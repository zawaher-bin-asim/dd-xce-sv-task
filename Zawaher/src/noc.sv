==> flow/design.v <==
module noc (
    input   logic   clk,reset,
    input   logic   [12:0]packet,
    input   logic   pack_valid,
    input   logic   pack_gen_ready,
    output  logic   nocr_ready,
    output  logic   nocr_valid,
    output  logic   [7:0]data_buffer,reserve_buffer,response_buffer,control_buffer
);
logic   nocr1_en;
logic   nocr2_en;
logic   nocr3_en;
logic   nocr4_en;
logic   invalid_pack;
logic   nocr1;
logic   nocr2;
logic   nocr3;
logic   nocr4;
logic   valid_resp;
nocr_datapath DP(
    .clk(clk),.reset(reset),
    .packet(packet),
    .nocr1_en(nocr1_en),
    .nocr2_en(nocr2_en),
    .nocr3_en(nocr3_en),
    .nocr4_en(nocr4_en),
    .invalid_pack(invalid_pack),
    .nocr1(nocr1),
    .nocr2(nocr2),
    .nocr3(nocr3),
    .nocr4(nocr4),
    .valid_resp(valid_resp),
    .reserve_buffer(reserve_buffer),
    .data_buffer(data_buffer),
    .control_buffer(control_buffer),
    .response_buffer(response_buffer)
);
nocr_controller CT(
    .clk(clk),.reset(reset),
    .pack_valid(pack_valid),
    .pack_gen_ready(pack_gen_ready),
    .invalid_pack(invalid_pack),
    .nocr1(nocr1),
    .nocr2(nocr2),
    .nocr3(nocr3),
    .nocr4(nocr4),
    .valid_resp(valid_resp),
    .nocr1_en(nocr1_en),
    .nocr2_en(nocr2_en),
    .nocr3_en(nocr3_en),
    .nocr4_en(nocr4_en),
    .nocr_ready(nocr_ready),
    .nocr_valid(nocr_valid)
);
endmodule
typedef enum logic [2:0]{ 
    IDLE,
    DECODE,
    NOCR1,
    NOCR2,
    NOCR3,
    NOCR4,
    WAIT_READY
} nocr_states_e;
module nocr_controller (
    input   logic   clk,reset,
    input   logic   pack_valid,
    input   logic   pack_gen_ready,
    input   logic   invalid_pack,
    input   logic   nocr1,
    input   logic   nocr2,
    input   logic   nocr3,
    input   logic   nocr4,
    input   logic   valid_resp,
    output  logic   nocr1_en,
    output  logic   nocr2_en,
    output  logic   nocr3_en,
    output  logic   nocr4_en,
    output  logic   nocr_ready,
    output  logic   nocr_valid
);
nocr_states_e        c_state,n_state;
always_ff @(posedge clk or negedge reset)begin
    if (!reset)begin
        c_state <= IDLE;
    end
    else begin
        c_state <= n_state;
    end 
end
always_comb begin
    n_state = c_state;
    case (c_state)
        IDLE: begin
            if (pack_valid) begin
                n_state = DECODE;
            end
            else n_state = IDLE;
        end
        DECODE: begin
            if (invalid_pack) begin
                if (pack_gen_ready) n_state = IDLE;
                else n_state = WAIT_READY;
            end 
            else begin
                if (nocr1) n_state = NOCR1;
                else if (nocr2) n_state = NOCR2;
                else if (nocr3) n_state = NOCR3;
                else if (nocr4) n_state = NOCR4;
            end
        end
        NOCR1 : begin
            if (valid_resp)begin
                if (pack_gen_ready) n_state = IDLE;
                else n_state = WAIT_READY;
            end
            else n_state = NOCR1;
        end
        NOCR2 : begin
            if (valid_resp)begin
                if (pack_gen_ready) n_state = IDLE;
                else n_state = WAIT_READY;
            end
            else n_state = NOCR2;
        end
        NOCR3 : begin
            if (valid_resp)begin
                if (pack_gen_ready) n_state = IDLE;
                else n_state = WAIT_READY;
            end
            else n_state = NOCR3;
        end
        NOCR4 : begin
            if (valid_resp)begin
                if (pack_gen_ready) n_state = IDLE;
                else n_state = WAIT_READY;
            end
            else n_state = NOCR4;
        end
        WAIT_READY: begin
            if (pack_gen_ready) n_state = IDLE;
        end
        default: n_state = IDLE;
    endcase
end
always_comb begin 
    nocr1_en    = 1'b0;
    nocr2_en    = 1'b0;
    nocr3_en    = 1'b0;
    nocr4_en    = 1'b0;
    nocr_ready  = 1'b0;
    nocr_valid  = 1'b0;
    case (c_state)
        IDLE: begin
            nocr_ready = 1'b1;
        end
        DECODE: begin
            if (invalid_pack) begin
                nocr_valid = 1'b1;
            end 
            else begin
                if (nocr1) nocr1_en = 1'b1;
                else if (nocr2) nocr2_en = 1'b1;
                else if (nocr3) nocr3_en = 1'b1;
                else if (nocr4) nocr4_en = 1'b1;
            end
        end
        NOCR1 : begin
            if (valid_resp)begin
                nocr_valid = 1'b1;
            end
        end
        NOCR2 : begin
            if (valid_resp)begin
                nocr_valid = 1'b1;
            end
        end
        NOCR3 : begin
            if (valid_resp)begin
                nocr_valid = 1'b1;
            end
        end
        NOCR4 : begin
            if (valid_resp)begin
                nocr_valid = 1'b1;
            end
        end
        WAIT_READY: begin
            nocr_valid = 1'b1;
        end
        default: ;
    endcase
end
endmodule
module nocr_datapath (
    input   logic   clk,reset,
    input   logic   [12:0]packet,
    input   logic   nocr1_en,
    input   logic   nocr2_en,
    input   logic   nocr3_en,
    input   logic   nocr4_en,
    output  logic   invalid_pack,
    output  logic   nocr1,
    output  logic   nocr2,
    output  logic   nocr3,
    output  logic   nocr4,
    output  logic   valid_resp,
    output  logic   [7:0]data_buffer,control_buffer,response_buffer,reserve_buffer
);
logic [1:0]pack_type;
decode DECODER(
    .packet(packet),
    .pack_type(pack_type),
    .invalid_pack(invalid_pack),
    .nocr1(nocr1),
    .nocr2(nocr2),
    .nocr3(nocr3),
    .nocr4(nocr4)
);
always_ff @( posedge clk or negedge reset ) begin 
    if (!reset)begin
        valid_resp <= 1'b0;
        data_buffer <= 'h0;
        reserve_buffer <= 'h0;
        response_buffer  <= 'h0;
        control_buffer  <= 'h0;
    end
    else begin
        if (nocr1_en)begin
            if (pack_type == 2'b00)begin
                data_buffer <=  packet[11:4];
                valid_resp  <= 1'b1;
            end
            else if (pack_type == 2'b01)begin
                control_buffer <=  packet[11:4];
                valid_resp  <= 1'b1;
            end
            else if (pack_type == 2'b11)begin
                reserve_buffer <=  packet[11:4];
                valid_resp  <= 1'b1;
            end
            else if (pack_type == 2'b10)begin
                response_buffer <=  packet[11:4];
                valid_resp  <= 1'b1;
            end
        end
        else  if (nocr2_en)begin
            if (pack_type == 2'b00)begin
                data_buffer <=  packet[11:4];
                valid_resp  <= 1'b1;
            end
            else if (pack_type == 2'b01)begin
                control_buffer <=  packet[11:4];
                valid_resp  <= 1'b1;
            end
            else if (pack_type == 2'b11)begin
                reserve_buffer <=  packet[11:4];
                valid_resp  <= 1'b1;
            end
            else if (pack_type == 2'b10)begin
                response_buffer <=  packet[11:4];
                valid_resp  <= 1'b1;
            end
        end
        else  if (nocr3_en)begin
            if (pack_type == 2'b00)begin
                data_buffer <=  packet[11:4];
                valid_resp  <= 1'b1;
            end
            else if (pack_type == 2'b01)begin
                control_buffer <=  packet[11:4];
                valid_resp  <= 1'b1;
            end
            else if (pack_type == 2'b11)begin
                reserve_buffer <=  packet[11:4];
                valid_resp  <= 1'b1;
            end
            else if (pack_type == 2'b10)begin
                response_buffer <=  packet[11:4];
                valid_resp  <= 1'b1;
            end
        end
        else  if (nocr4_en)begin
            if (pack_type == 2'b00)begin
                data_buffer <=  packet[11:4];
                valid_resp  <= 1'b1;
            end
            else if (pack_type == 2'b01)begin
                control_buffer <=  packet[11:4];
                valid_resp  <= 1'b1;
            end
            else if (pack_type == 2'b11)begin
                reserve_buffer <=  packet[11:4];
                valid_resp  <= 1'b1;
            end
            else if (pack_type == 2'b10)begin
                response_buffer <=  packet[11:4];
                valid_resp  <= 1'b1;
            end
        end
    end
end
endmodule
module decode (
    input   logic [12:0]packet,
    output  logic   [1:0]pack_type,
    output  logic   invalid_pack,
    output  logic   nocr1,
    output  logic   nocr2,
    output  logic   nocr3,
    output  logic   nocr4
);
always_comb begin 
    invalid_pack    = 1'b0;
    nocr1           = 1'b0;           
    nocr2           = 1'b0;
    nocr3           = 1'b0;
    nocr4           = 1'b0;
    if ( packet[12] == 0)begin
        invalid_pack = 1'b1;
    end
    else begin
        if (packet[1:0] == 00 )begin
            nocr1 = 1'b1;
        end
        else if (packet[1:0] == 01 )begin
            nocr2 = 1'b1;
        end
        else if (packet[1:0] == 11 )begin
            nocr3 = 1'b1;
        end
        else if (packet[1:0] == 10 )begin
            nocr4 = 1'b1;
        end
    end
    pack_type = packet[3:2];  
end
endmodule
# Step by step through the tools: noc
# What the tools print for noc, step after step.
# Lines are those of the file above, counted from 1.
# Operators: Yosys type, input widths -> output width; for muxes data width and select width s.
# Cell names lack the library's common part.
inputs:
  design: "noc"
  clock_port: "clk"
  library: "sky130hd"
  pvt_corner: "tt_025C_1v80"

# After elaboration
# Counts by Yosys on the flattened word-level netlist (proc, flatten, opt, wreduce; memories kept). Register bits leave out memories and registers merged into their read ports (data or address). Print and check cells are left out. Cells with the same type and inputs are merged into one.
word_totals:
  reg_bits: 36
  latch_bits: 0
  ramBits: 0
  rom_bits: 0
  clocked_rd_ports_x_width: 0
  memories: 0
  input_bits: 17
  output_inout_bits: 34
  word_cells: 75
classes:
  addsub: 0
  n_mul: 0
  n_div: 0
  compare: 0
  n_eq: 12
  n_shift: 0
  muxes: 51
  logic: 0
  reduce_logical: 6
op_table:
  columns: ["operator", "count"]
  rows:
  - ["$mux 8", 18]
  - ["$mux 3", 9]
  - ["$mux 1", 22]
  - ["$pmux 3 s7", 1]
  - ["$eq 3x3->1 const B", 3]
  - ["$eq 3x2->1 const B", 2]
  - ["$eq 2x1->1 const B", 2]
  - ["$eq 2x2->1 const B", 2]
  - ["$logic_not 2->1", 2]
  - ["$ne 4x4->1 const B", 1]
  - ["$reduce_bool 4->1", 1]
  - ["$reduce_or 4->1", 1]
  - ["$eq 3x1->1 const B", 1]
  - ["$logic_not 3->1", 1]
  - ["$pmux 1 s3", 1]
  - ["$ne 2x2->1 const B", 1]
  - ["$reduce_and 2->1", 1]

# Depth
# Longest topological path by Yosys (ltp), each cell counted once; first at word level (registers and memories cut), then after technology mapping (sequential cells cut; the memories' decode and read muxes count).
depth:
  ltp_word: 10
  ABC_AREA: 0
  mapped_depth: 3
  ltp_nobuf: 3

# Netlist
# Yosys stat after the flow's synthesis: flattened, memories mapped to cells. It holds for the ABC_AREA given above (unset counts as 0); a run with the other value may have another netlist.
synth_totals:
  cells: 94
  mapped_area_um2: 1546.5
  flip_flops: 40
types:
  columns: ["type", "count"]
  rows:
  - ["dfrtp_1", 39]
  - ["mux2_2", 32]
  - ["dfstp_2", 1]
  - ["nand3b_4", 1]
  - ["nor3b_4", 1]
  - ["nor3_4", 1]
  - ["inv_1", 4]
  - ["nor2b_1", 2]
  - ["nand3b_2", 1]
  - ["a32o_1", 1]
  - ["and3b_2", 1]
  - ["nand3_2", 1]
  - ["a22o_1", 1]
  - ["o41ai_1", 1]
  - ["or2b_2", 1]
  - ["or2b_1", 1]
  - ["a31oi_1", 1]
  - ["o22ai_1", 1]
# Not listed: further types 3, cells in them 3.
# The figures by module come from a second, unflattened synthesis with its own total; it is not the netlist above.
unflattened:
  cells_unflattened: 107
  hier_area_um2: 1657.8
# Rows give one instance, submodules left out.
by_module:
  columns: ["module", "n_inst", "n_cells", "area_um2", "mod_seq_area_um2"]
  rows:
  - ["nocr_datapath", 1, 72, 1265.0, 825.8]
  - ["nocr_controller", 1, 27, 334.1, 176.4]
  - ["decode", 1, 8, 58.8, 0.0]
  - ["noc", 1, 0, 0.0, 0.0]

# Path before layout
# Source: OpenSTA report_checks on the synthesized netlist (no wires, ideal clock, input and output delay 20% of the period each), path of least setup slack; recovery checks are left aside. Register names are those of the netlist, which keeps one name where synthesis merged equal registers.
synth_path:
  kind: "reg-to-reg"
  start: "register CT.c_state"
  end: "register DP.response_buffer[0]"
  clock_period_ns: 1.51
  setup_ns: 0.125
  t_first_pin_ns: 0.000
  t_arrival_ns: 1.208
  t_required_ns: 1.385
  setup_slack_ns: 0.178
  delay_ns: 1.333
  path_stages: 4
  synth_period_reached_ns: 1.332
# "delay_ns" is the arrival time less input delay plus setup time.
# "path_stages" counts driving pins, that of a launching flip-flop among them; a cell with two outputs on the path counts twice.
# "synth_period_reached_ns" = period - worst setup slack (recovery checks aside). The figure is calculated, with input and output delays left at 20% of the set period.
# An end named without its bit number is one bit of that signal or, where synthesis recoded a state register, one of its new flip-flops.
# Between the ends stands the longest chain of elaborated cells between them, by number of cells; it is not shown to be the way that was timed. Of several equally long chains one is given.
# Each line given opens the expression or statement behind the cell; cells for indexed reads and writes are added by Yosys, which also makes memories of some case tables.
# At most two assigning lines are given for a register; there are more.
synth_between:
  path_cell_list: "dfrtp_1 -> nand3b_4 -> nor3b_4 -> mux2_2"
  elab_chain_len: 4
synth_rtl:
  columns: ["item", "line", "text"]
  rows:
  - ["from (decl)", 82, "nocr_states_e        c_state,n_state;"]
  - ["from (assign)", 85, "c_state <= IDLE;"]
  - ["from (assign)", 88, "c_state <= n_state;"]
  - ["$eq 3x1->1", 153, "case (c_state)"]
  - ["$mux 1", 153, null]
  - ["$mux 8", 247, "else  if (nocr2_en)begin"]
  - ["$mux 8", 229, "if (nocr1_en)begin"]
  - ["to (assign)", 243, "response_buffer <=  packet[11:4];"]
  - ["to (assign)", 261, "response_buffer <=  packet[11:4];"]
  - ["to (decl)", 208, "output  logic   [7:0]data_buffer,control_buffer,response_buffer,reserve_buffer"]

# Timing after layout
# Path of least setup slack in the final report of flow run 1 (OpenROAD, finished layout, wires in). Where an end is a register, its clock arrival counts in the times.
layout_path:
  kind: "input-to-output"
  start: "input packet[12]"
  end: "output nocr_valid"
  clock_period_ns: 2.6
  t_first_pin_ns: 0.52
  t_arrival_ns: 1.50
  t_required_ns: 2.08
  setup_slack_ns: 0.58
  path_stages: 4
# Between the ends stands the longest chain of elaborated cells between them, by number of cells; it is not shown to be the way that was timed. Of several equally long chains one is given.
layout_between:
  path_cell_list: "clkdlybuf4s50_1 -> or2b_2 -> nand3_2 -> buf_2"
  elab_chain_len: 2
layout_rtl:
  columns: ["item", "line", "text"]
  rows:
  - ["from (decl)", 3, "input   logic   [12:0]packet,"]
  - ["$mux 1", 158, "if (invalid_pack) begin"]
  - ["$pmux 1 s3", 153, "case (c_state)"]
  - ["to (decl)", 7, "output  logic   nocr_valid,"]

# 2 stored runs of noc in the flow (synthesis by Yosys, layout by OpenROAD, sky130hd cells), in arbitrary order. Constraints: input delay and output delay 20% of the set period each, output load 0.01 pF.
# "totalPower_mw": no workload was simulated; the value follows from the tool's default switching activity.
runs:
  - name: "flow run 1"
    settings:
      period_ns: 2.6
      CORE_UTILIZATION: 58
      SETUP_SLACK_MARGIN: 0.5
      HOLD_SLACK_MARGIN: 0.11
      CORE_MARGIN: 6
      CELL_PAD_IN_SITES_GLOBAL_PLACEMENT: 0
      CTS_CLUSTER_SIZE: 15
      CTS_CLUSTER_DIAMETER: 33
      MAX_ROUTING_LAYER: "met4"
      CAP_MARGIN: 20
      SLEW_MARGIN: 20
    results:
      fin_tns_ns: 0.000
      post_route_util_pct: 86.4
      totalPower_mw: 1.964
      worst_setup_slack_ns: 0.585
      yosys.chip_area_um2: 1546.5
      die_um2: 4049.4
      layout_stdcell_area_um2: 2159.6
  - name: "flow run 2"
    settings:
      period_ns: 2.12
      CAP_MARGIN: 20
      CORE_MARGIN: 2
      CORE_UTILIZATION: 40
      SLEW_MARGIN: 20
    results:
      totalPower_mw: 2.494
      worst_setup_slack_ns: 0.121
      yosys.chip_area_um2: 1546.5
      die_um2: 4379.8
      fin_tns_ns: 0.000
      layout_stdcell_area_um2: 2234.6
      post_route_util_pct: 60.6
